==> flow/design.v <==
module VGA_Controller #(
    parameter H_PIXELS       = 800,    
    parameter V_PIXELS       = 600,    
    parameter H_FRONTPORCH   = 56,     
    parameter H_SYNC_PULSE   = 120,    
    parameter H_BACKPORCH    = 64,     
    parameter V_FRONTPORCH   = 37,     
    parameter V_SYNC_PULSE   = 6,      
    parameter V_BACKPORCH    = 23,     
    parameter H_POLARITY     = 1'b1,   
    parameter V_POLARITY     = 1'b1    
)(
    input  wire       vga_clk,         
    input  wire       rstn,            
	 input  wire [23:0] obj_color,
    output wire       vga_clk_out,     
    output reg        vga_hsync,       
    output reg        vga_vsync,       
    output wire [7:0] vga_r,
    output wire [7:0] vga_g,
    output wire [7:0] vga_b
);
    localparam H_PERIOD = H_SYNC_PULSE + H_FRONTPORCH + H_PIXELS + H_BACKPORCH;
    localparam V_PERIOD = V_SYNC_PULSE + V_FRONTPORCH + V_PIXELS + V_BACKPORCH;
    reg [11:0] h_count = 0;  
    reg [11:0] v_count = 0;  
    reg [31:0] row = 0;
    reg [31:0] col = 0;
	 wire [23:0]  obj_color_w;
	 wire [23:0]  bkg_color_w;
    image_gen u1 (
        .clk(vga_clk),
        .row(row),
        .col(col),
		  .obj_color(obj_color_w),
		  .bkg_color(bkg_color_w),		  
        .red(vga_r),
        .green(vga_g),
        .blue(vga_b)
    );
    assign vga_clk_out = vga_clk;
    assign vga_sync_n  = 1'b0;  
    assign vga_blank_n = (h_count < H_PIXELS && v_count < V_PIXELS);
	 assign obj_color_w = obj_color;
	 assign bkg_color_w = 24'hFFFFFF;
    always @(posedge vga_clk or negedge rstn) begin
        if (!rstn) begin
            vga_hsync <= !H_POLARITY;
            vga_vsync <= !V_POLARITY;
            h_count   <= 0;
            v_count   <= 0;
            row       <= 0;
            col       <= 0;
        end else begin
            if (h_count <= H_PERIOD - 1) begin
                h_count <= h_count + 1;
            end else begin
                h_count <= 0;
                if (v_count <= V_PERIOD - 1) begin
                    v_count <= v_count + 1;
                end else begin
                    v_count <= 0;
                end
            end
            if (h_count < H_PIXELS) begin
                col <= h_count;
            end
            if (v_count < V_PIXELS) begin
                row <= v_count;
            end
            if ((h_count >= H_PIXELS + H_FRONTPORCH) && 
                (h_count < H_PIXELS + H_FRONTPORCH + H_SYNC_PULSE)) begin
                vga_hsync <= H_POLARITY;
            end else begin
                vga_hsync <= !H_POLARITY;
            end
            if ((v_count >= V_PIXELS + V_FRONTPORCH) && 
                (v_count < V_PIXELS + V_FRONTPORCH + V_SYNC_PULSE)) begin
                vga_vsync <= V_POLARITY;
            end else begin
                vga_vsync <= !V_POLARITY;
            end
        end
    end
endmodule
module image_gen #(
    parameter PIXELS_Y = 600,
    parameter PIXELS_X = 800
)(
    input  wire        clk,
    input  wire [31:0] row,    
    input  wire [31:0] col,    
	 input  wire [23:0]  obj_color,
	 input  wire [23:0]  bkg_color,
    output reg  [7:0]  red   = 8'h00,
    output reg  [7:0]  green = 8'h00,
    output reg  [7:0]  blue  = 8'h00
);
    reg [45:0] imageData [0:45];
    reg pixel_on;
    initial begin
        imageData[0]  = 46'b0000000000000000001111111111000000000000000000;
        imageData[1]  = 46'b0000000000000111111111111111111110000000000000;
        imageData[2]  = 46'b0000000000001111111111111111111111000000000000;
        imageData[3]  = 46'b0000000000011111111111111111111111100000000000;
        imageData[4]  = 46'b0000000001111111111111111111111111111000000000;
        imageData[5]  = 46'b0000000011111111111111111111111111111100000000;
        imageData[6]  = 46'b0000001111111111111111111111111111111111000000;
        imageData[7]  = 46'b0000011111111111111111111111111111111111100000;
        imageData[8]  = 46'b0000111111111111111111111111111111111111110000;
        imageData[9]  = 46'b0000111111111111111111111111111111111111110000;
        imageData[10] = 46'b0001111111111111111111111111111111111111111000;
        imageData[11] = 46'b0001111111111111111111111111111111111111111000;
        imageData[12] = 46'b0011111111111111111111111111111111111111111100;
        imageData[13] = 46'b0111111111111100001111111111000011111111111110;
        imageData[14] = 46'b0111111111111000000111111110000001111111111110;
        imageData[15] = 46'b0111111111111000000111111110000001111111111110;
        imageData[16] = 46'b0111111111111000000111111110000001111111111110;
        imageData[17] = 46'b0111111111111000000111111110000001111111111110;
        imageData[18] = 46'b1111111111111100001111111111000011111111111111;
        imageData[19] = 46'b1111111111111111111111111111111111111111111111;
        imageData[20] = 46'b1111111111111111111111111111111111111111111111;
        imageData[21] = 46'b1111111111111111111111111111111111111111111111;
        imageData[22] = 46'b1111111111111111111111111111111111111111111111;
        imageData[23] = 46'b1111111111111111111111111111111111111111111111;
        imageData[24] = 46'b1111111111111111111111111111111111111111111111;
        imageData[25] = 46'b1111111111111111111111111111111111111111111111;
        imageData[26] = 46'b1111111111111111111111111111111111111111111111;
        imageData[27] = 46'b1111111111110000000000000000000000111111111111;
        imageData[28] = 46'b0111111111110000000000000000000000111111111110;
        imageData[29] = 46'b0111111111110000000000000000000000111111111110;
        imageData[30] = 46'b0111111111110000000000000000000000111111111110;
        imageData[31] = 46'b0111111111111000000000000000000001111111111110;
        imageData[32] = 46'b0111111111111000000000000000000001111111111110;
        imageData[33] = 46'b0011111111111100000000000000000011111111111100;
        imageData[34] = 46'b0001111111111100000000000000000011111111111000;
        imageData[35] = 46'b0001111111111111000000000000001111111111111000;
        imageData[36] = 46'b0000111111111111110000000000111111111111110000;
        imageData[37] = 46'b0000011111111111111000000001111111111111100000;
        imageData[38] = 46'b0000011111111111111111111111111111111111100000;
        imageData[39] = 46'b0000000111111111111111111111111111111110000000;
        imageData[40] = 46'b0000000011111111111111111111111111111100000000;
        imageData[41] = 46'b0000000001111111111111111111111111111000000000;
        imageData[42] = 46'b0000000000011111111111111111111111100000000000;
        imageData[43] = 46'b0000000000001111111111111111111111000000000000;
        imageData[44] = 46'b0000000000000011111111111111111100000000000000;
        imageData[45] = 46'b0000000000000000001111111111000000000000000000;
    end
	always @(posedge clk) begin
		 if ((col >= 400 && col <= 445) && (row >= 400 && row <= 445)) begin
			  pixel_on <= imageData[row-400][45-(col-400)];
			  if (pixel_on) begin
					red   <= obj_color[23:16];
					green <= obj_color[15:8];
					blue  <= obj_color[7:0];
			  end else begin
					red   <= bkg_color[23:16];
					green <= bkg_color[15:8];
					blue  <= bkg_color[7:0];
			  end
		 end else begin
			  red   <= 8'h00;
			  green <= 8'h00;
			  blue  <= 8'h00;
		 end
	end
endmodule
-- Step by step through the tools: VGA_Controller
The steps from the RTL of VGA_Controller to its reports follow in flow order.
Line numbers count from 1 in the design file above.
Operators carry their Yosys type and port widths (W data, S select, Z words).
Library cell names are shortened.
A cell with - has no value.
- design top: VGA_Controller
- clock: vga_clk
- standard-cell library: sky130hd
- timing corner: tt_025C_1v80

-- Elaborated design
Source: Yosys, flattened and elaborated, memories not mapped. Widths are those after wreduce; folded enables and synchronous resets count as part of the registers. Registers that Yosys merges into a memory's read port (data or address) are not register bits. Print and check cells do not count. Equal cells are merged and count once.
Yosys's memory passes give these memory sizes; they may raise the number of words (mostly to a power of two), join words into wider ones and drop unused or constant bits.
- output and inout bits: 27
- noted memories: 1
- noted flip-flop bits (word level): 75
- bits of input ports at 26
- memory bits (read-only): 2116
- noted word-level cells: 41
- shift operators: 1
- add/subtract/negate cells: 5
- mux-type cells: 7
- noted order comparisons: 12
- reductions and logical operators at 5
- memories (name ; words ; bits a word ; read ports ; write ports ; RTL line ; source):
    u1.imageData ; 46 ; 46 ; 1 ; 0 ; 99 ; reg [45:0] imageData [0:45];
- operators by type and width (operator ; number):
    $lt A12 B10 Y1 const B ; 4
    $shiftx A46 B32 Y1 ; 1
    $sub A6 B32 Y32 const A ; 1
    $add A12 B1 Y12 const B ; 2
    $ge A12 B10 Y1 const B ; 2
    $ge A12 B9 Y1 const B ; 2
    $le A12 B9 Y1 const B ; 2
    $mux W12 ; 2
    $mux W8 ; 3
    $sub A12 B9 Y13 const B ; 1
    $le A12 B10 Y1 const B ; 1
    $le A12 B11 Y1 const B ; 1
    $sub A6 B5 Y6 const B ; 1
    $logic_and A1 B1 Y1 ; 5
    $mux W1 ; 2

-- Depth
Depth = most cells in a row (Yosys ltp): at word level without a register or memory, in the mapped netlist without a sequential cell, where the memories' decode and read muxes count.
- depth after elaboration at 3
- ABC_AREA: 0
- depth in mapped cells: 12
- gate-level depth less buffers: 10

-- After synthesis
The flow's flattened synthesis, as Yosys stat reports it; memories are mapped. The netlist is that of the ABC_AREA named above (0 if unset); the other value can give another one.
Totals and module areas in this step are rounded.
- chip area (Yosys): 0.00421 mm^2
- standard cells after synthesis at 480
- noted sequential part of the area: 0.00176 mm^2
- noted buffer cells: 31
- flip-flop cells at 75
- cells by type (cell ; number ; total area (um^2)):
    dfrtp_1 ; 50 ; 1251.2
    dfxtp_1 ; 24 ; 480.461
    a21oi_1 ; 43 ; 215.206
    ha_1 ; 13 ; 162.656
    mux2_2 ; 14 ; 157.651
    nand2_1 ; 42 ; 157.651
    inv_1 ; 40 ; 150.144
    o21ai_0 ; 24 ; 120.115
    nor2_1 ; 29 ; 108.854
    nand3_1 ; 21 ; 105.101
    xor2_1 ; 10 ; 87.584
    xnor2_1 ; 9 ; 78.826
    clkbuf_1 ; 19 ; 71.318
    a31oi_1 ; 11 ; 68.816
    o21a_1 ; 6 ; 45.043
    and2_1 ; 7 ; 43.792
    nor2b_1 ; 7 ; 43.792
    nor3_1 ; 8 ; 40.038
Other cell types: 50; their cells: 103.
The figures by module come from a second, unflattened synthesis with its own total; it is not the netlist above.
- noted cell total of the unflattened synthesis: 492
- area total of the unflattened synthesis: 0.00461 mm^2
Each row is one instance without its submodules.
- modules (module ; sequential area (mm^2) ; cells ; times used ; area (mm^2)):
    VGA_Controller ; 0.00125 ; 214 ; 1 ; 0.00232
    image_gen ; 0.00051 ; 278 ; 1 ; 0.00229

--- measured runs ---
Flow measurements of VGA_Controller on sky130hd: 2 stored runs with different settings, listed in no order. Input and output delays are each 20% of the period that was set; the output load is 0.01 pF.
By "time of the worst setup path" is meant the share of the clock period that the worst setup path is allowed (20% is reserved at inputs, 20% at outputs), minus its slack. Clock arrival times at its registers enter into it.
"power" rests on the timing tool's default activity at the inputs, not on a simulated workload.
The results are shown rounded.

Run A
Settings were period_ns = 2.36; CORE_UTILIZATION = 53; SETUP_SLACK_MARGIN = 0.27; PLACE_DENSITY = 0.76; CORE_MARGIN = 2; CELL_PAD_IN_SITES_GLOBAL_PLACEMENT = 1; CELL_PAD_IN_SITES_DETAIL_PLACEMENT = 0; ABC_AREA = 0; GPL_TIMING_DRIVEN = 1; CTS_CLUSTER_SIZE = 56; SLEW_MARGIN = 10; CAP_MARGIN = 20
- chip area in the Yosys report at 0.00421 mm^2
- die outline area at 0.00866 mm^2
- utilization at 72.6 %
- setup slack of the worst path at -0.061 ns
- power: 5060 uW
- time of the worst setup path: 2.42 ns
- worst setup path kind: register to register

Run B
Settings were period_ns = 3.67; CORE_UTILIZATION = 19; SETUP_SLACK_MARGIN = 0.35; PLACE_DENSITY_LB_ADDON = 0.23; CELL_PAD_IN_SITES_GLOBAL_PLACEMENT = 3; TNS_END_PERCENT = 15; GPL_TIMING_DRIVEN = 1; CTS_CLUSTER_SIZE = 52; SLEW_MARGIN = 20; MIN_ROUTING_LAYER = met1; CAP_MARGIN = 20; CORE_MARGIN = 2
- chip area in the Yosys report at 0.00421 mm^2
- die outline area at 0.0233 mm^2
- utilization at 24.7 %
- setup slack of the worst path at 0.395 ns
- power: 3080 uW
--- end ---
